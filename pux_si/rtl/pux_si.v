==> flow/design.v <==
module pux_si 
#(  
  parameter OPCW     = 8,
  parameter DATAW    = 16,
  parameter STATUSW  = 2,
  parameter OPFIFOW  = 3     
)(
  input            axis_clk,   
  input            axis_rstn,  
  input [OPCW-1:0] axis_opcode_data, 
  input            axis_opcode_valid,
  output           axis_opcode_ready,
  input [DATAW-1:0] axis_abuff_data, 
  input             axis_abuff_valid,
  output            axis_abuff_ready,
  input [DATAW-1:0] axis_bbuff_data, 
  input             axis_bbuff_valid,
  output            axis_bbuff_ready,
  input [DATAW-1:0] axis_mbuff_data, 
  input             axis_mbuff_valid,
  output            axis_mbuff_ready,  
  input                axis_status_ready,
  output [STATUSW-1:0] axis_status_data, 
  output               axis_status_valid,    
  output stream_reqest   
);
 reg  [OPFIFOW:0] opcwptr_r;
 reg  [OPFIFOW:0] opcrptr_r;
 wire             opcempty_w;
 wire             opcfull_w;
 wire             opcrd_w;
 wire             opcwr_w;
 wire [OPCW-1:0] opcode_w;
 wire            opcode_valid_w;
 localparam REGFILEW = OPCW*(1<<OPFIFOW)-1;
 integer             rwrd;
 integer             rbit;  
 reg  [REGFILEW-1:0] opcregs_r;
 reg  [OPCW-1:0]     opcrego_r;
 wire [OPCW-1:0]     opcrego_w;
 wire               status_valid_w;
 reg                status_valid_r;
 wire [STATUSW-1:0] status_w;
 reg  [STATUSW-1:0] status_r;
always @(posedge axis_clk or negedge axis_rstn)
begin : OPCODE_FETCH_BLOCK
  if (!axis_rstn) begin
    opcwptr_r<= {OPFIFOW{1'b0}};
    opcrptr_r<= {OPFIFOW{1'b0}};
  end else begin  
    if (opcwr_w) opcwptr_r<= opcwptr_r + 'd1;
    if (opcrd_w) opcrptr_r<= opcrptr_r + 'd1;
  end
end
always @(posedge axis_clk or negedge axis_rstn)
begin : OPCODE_REGISTER_FILE
  if (!axis_rstn) begin
    opcregs_r<= {OPFIFOW {1'b0}};
  end else if (opcwr_w) begin
    for (rwrd=0; rwrd<(1<<OPCW); rwrd= rwrd + 1)
      if (rwrd[OPFIFOW-1:0] == opcwptr_r[OPFIFOW-1:0])
        for (rbit=0; rbit<OPCW-1; rbit= rbit + 1)                
          opcregs_r[rbit+rwrd*OPCW]<= axis_opcode_data[rbit];  
  end
end
always @(*)
begin : OPCODE_REGISTER_FILE_DEMUX
  for (rwrd=0; rwrd<(1<<OPFIFOW); rwrd=rwrd+1)
    if (rwrd == opcrptr_r[OPFIFOW-1:0])
      for (rbit=0; rbit<OPCW; rbit=rbit+1)
        opcrego_r[rbit]<= opcregs_r[rbit+rwrd*OPCW];  
end
assign c= opcrego_r;
assign opcempty_w = 
  (opcwptr_r == opcrptr_r);
assign opcfull_w  = 
  (opcwptr_r[OPFIFOW] != opcrptr_r[OPFIFOW] && opcwptr_r[OPFIFOW-1:0] == opcrptr_r[OPFIFOW-1:0]); 
assign opcwr_w = (!opcfull_w && axis_opcode_valid);
assign opcrd_w = (status_valid_r && axis_status_ready);
assign axis_opcode_ready = (!opcfull_w); 
always @(posedge axis_clk or negedge axis_rstn)
begin: STATUS_DONE
  if (!axis_rstn) begin
    status_r <= {STATUSW {1'b0}};
    status_valid_r <= 1'b0;
  end else begin  
    if (!status_valid_r)
      status_r <= status_w; 
    if (axis_status_ready && status_valid_r)
      status_valid_r<= 1'b0;
    else if (status_valid_w)
      status_valid_r <= 1'b1; 
  end 
end
  assign status_valid_w = (!opcempty_w);
  assign status_w = 
    (opcrego_w == 'd2)  ? 'd2 :
    (opcrego_w == 'd17) ? 'd1 :
                          'd0;
  assign axis_status_data= status_valid_r;
  assign axis_status_valid = status_valid_r;
endmodule
==> Reports on pux_si <==
The steps from the RTL of pux_si to its reports follow in flow order.
Lines are those of the file above, counted from 1.
Operators: Yosys type, input widths -> output width; for muxes data width and select width s.
Library cell names are shortened.
{ "setup": {"top_module": "pux_si", "clock": "axis_clk", "cell_library": "sky130hd", "pvt_corner": "tt_025C_1v80"} }

==> Elaborated design <==
Source: Yosys, flattened and elaborated, memories not mapped. Widths are those after wreduce. Registers that Yosys merges into a memory's read port (data or address) are not register bits. Print and check cells do not count. Equal cells are merged and count once.
{ "word_totals": {"reg_bits": 9} }
{ "op_classes": {"add_sub_neg": 2, "eq_ne": 4, "n_mux": 2, "reduce_and_logical": 4} }
{ "ops": {"columns": ["op", "count"], "rows": [
  ["$add 4x1->4 const B", 2],
  ["$eq 4x4->1", 1],
  ["$logic_and 1x1->1", 3],
  ["$eq 3x3->1", 1],
  ["$ne 2x1->1 const B", 1],
  ["$mux 1", 2],
  ["$ne 1x1->1", 1],
  ["$logic_not 1->1", 1]
]} }

==> Depth <==
Depth = most cells in a row (Yosys ltp): at word level without a register or memory, in the mapped netlist without a sequential cell, where the memories' decode and read muxes count.
{ "logic_depth": {"ltp_word": 4, "ABC_AREA": 0, "mapped_depth": 4, "ltp_nobuf": 4} }

==> Synthesis result <==
Yosys stat after the flow's synthesis: flattened, memories mapped to cells. It holds for the ABC_AREA given above (unset counts as 0); a run with the other value may have another netlist.
{ "synth_totals": {"cells": 46, "mapped_area_mm2": 0.0005343, "seqArea_mm2": 0.0002252, "ff_cells": 9, "n_buf": 6} }
{ "by_type": {"columns": ["cell_type", "count"], "rows": [
  ["dfrtp_1", 9],
  ["buf_4", 6],
  ["xnor2_1", 5],
  ["xor2_1", 5],
  ["o41ai_4", 1],
  ["ha_1", 2],
  ["mux2_4", 1],
  ["mux2_2", 1],
  ["nand3_1", 2],
  ["and4_1", 1],
  ["o311ai_0", 1],
  ["o311ai_1", 1],
  ["o31a_1", 1],
  ["o41ai_1", 1],
  ["nand2_1", 2],
  ["and2_1", 1],
  ["nand2b_1", 1],
  ["nand4_1", 1]
]} }
Not listed: further types 4, cells in them 4.

==> Worst setup path after synthesis <==
Path of least setup slack by OpenSTA after synthesis, without wires, with an ideal clock, recovery checks aside; 20% of the period is set as input and as output delay. Where synthesis merged equal registers, the netlist keeps one of their names.
{ "synth_path": {"path_type": "flip-flop to output port", "from": "reg opcwptr_r[0]", "to": "out axis_opcode_ready", "tclk_ns": 1.6, "t_first_pin_ns": 0.000, "t_arrival_ns": 1.197, "required_time_ns": 1.280, "setup_slack_ns": 0.083, "delay_ns": 1.197, "path_stages": 4, "period_less_setup_slack_ns": 1.517} }
"delay_ns" = arrival - input delay + setup time.
A path that ends at an output port has no setup time.
"path_stages": output pins that drive a net of the path, with the launching flip-flop's if there is one; two outputs of one cell count as two.
"period_less_setup_slack_ns" = period - worst setup slack (recovery checks aside). The figure is calculated, with input and output delays left at 20% of the set period.
Between the ends stands the longest chain of elaborated cells between them, by number of cells; it is not shown to be the way that was timed. Of several equally long chains one is given.
Each line given opens the expression or statement behind the cell; cells for indexed reads and writes are added by Yosys, which also makes memories of some case tables.
{ "synth_between": {"path_cell_list": "dfrtp_1 xor2_1 or3_1 nand2b_1", "elab_chain_len": 3, "cells_between": 3, "cone_classes": "1 x eq/ne; 2 x reduce/logical"} }
{ "synth_rtl": {"columns": ["element", "line", "text"], "rows": [
  ["start: declaration", 27, "reg  [OPFIFOW:0] opcwptr_r;"],
  ["start: assignment", 48, "opcwptr_r<= {OPFIFOW{1'b0}};"],
  ["start: assignment", 51, "if (opcwr_w) opcwptr_r<= opcwptr_r + 'd1;"],
  ["$eq 3x3->1", 77, "(opcwptr_r[OPFIFOW] != opcrptr_r[OPFIFOW] && opcwptr_r[OPFIFOW-1:0] == opcrptr_r[OPFIFOW-1:0]);"],
  ["$logic_and 1x1->1", 77, null],
  ["$logic_not 1->1", 80, "assign axis_opcode_ready = (!opcfull_w);"],
  ["end: declaration", 12, "output           axis_opcode_ready,"]
]} }

==> Worst path after layout <==
Path of least setup slack in the final report of run 1 (OpenROAD, finished layout, wires in). Where an end is a register, its clock arrival counts in the times.
{ "layout_path": {"path_type": "flip-flop to output port", "from": "reg opcrptr_r[2]", "to": "out axis_opcode_ready", "tclk_ns": 1.15, "t_first_pin_ns": 0.26, "t_arrival_ns": 1.48, "required_time_ns": 0.92, "setup_slack_ns": -0.56, "path_stages": 5} }
Between the ends stands the longest chain of elaborated cells between them, by number of cells; it is not shown to be the way that was timed. Of several equally long chains one is given.
{ "layout_between": {"path_cell_list": "dfrtp_1 xor2_1 or3_1 nand2b_4 buf_6", "elab_chain_len": 3, "cells_between": 3, "cone_classes": "1 x eq/ne; 2 x reduce/logical"} }
{ "layout_rtl": {"columns": ["element", "line", "text"], "rows": [
  ["start: declaration", 28, "reg  [OPFIFOW:0] opcrptr_r;"],
  ["start: assignment", 49, "opcrptr_r<= {OPFIFOW{1'b0}};"],
  ["start: assignment", 52, "if (opcrd_w) opcrptr_r<= opcrptr_r + 'd1;"],
  ["$eq 3x3->1", 77, "(opcwptr_r[OPFIFOW] != opcrptr_r[OPFIFOW] && opcwptr_r[OPFIFOW-1:0] == opcrptr_r[OPFIFOW-1:0]);"],
  ["$logic_and 1x1->1", 77, null],
  ["$logic_not 1->1", 80, "assign axis_opcode_ready = (!opcfull_w);"],
  ["end: declaration", 12, "output           axis_opcode_ready,"]
]} }

==> results <==
Top module pux_si; platform sky130hd; tools Yosys and OpenROAD; 2 stored runs in no particular order. Input and output delays are each 20% of the period that was set; the output load is 0.01 pF.
"period achieved" means the clock period less the worst setup slack. The figure is calculated, with input and output delays left at 20% of the set period.
By "worst setup path time" is meant the share of the clock period that the worst setup path is allowed (20% is reserved at inputs, 20% at outputs), minus its slack. Clock arrival times at its registers enter into it.
"total power of the final layout": no workload was simulated; the value follows from the tool's default switching activity.

==> run 1: settings <==
{ "period_ns": 1.15, "CAP_MARGIN": 20, "CORE_MARGIN": 2, "CORE_UTILIZATION": 40, "SLEW_MARGIN": 20 }
==> run 1: results <==
cell area after synthesis: 0.0005343 sq mm
area inside the die boundary: 0.0016439 sq mm
worst setup slack after layout: -0.559 ns
worst setup path time: 1.48 ns
critical path kind: flip-flop to output port
post-route setup TNS: -2.460 ns
utilization in the final report: 0.675
total power of the final layout: 2825 µW
standard-cell area of the final layout: 0.0008558 sq mm
period achieved: 1.709 ns

==> run 2: settings <==
{ "period_ns": 1.14, "CORE_UTILIZATION": 45, "SETUP_SLACK_MARGIN": 0.09, "PLACE_DENSITY_LB_ADDON": 0.01, "ABC_AREA": 1, "GPL_TIMING_DRIVEN": 1, "CTS_CLUSTER_SIZE": 92, "CTS_CLUSTER_DIAMETER": 133, "CAP_MARGIN": 10, "SLEW_MARGIN": 0, "MIN_ROUTING_LAYER": "met1", "MAX_ROUTING_LAYER": "met5", "CORE_MARGIN": 2 }
==> run 2: results <==
cell area after synthesis: 0.000528 sq mm
area inside the die boundary: 0.0014635 sq mm
worst setup slack after layout: -0.253 ns
worst setup path time: 1.17 ns
critical path kind: flip-flop to output port
post-route setup TNS: -0.856 ns
utilization in the final report: 0.734
total power of the final layout: 2181 µW
standard-cell area of the final layout: 0.0008045 sq mm
period achieved: 1.393 ns
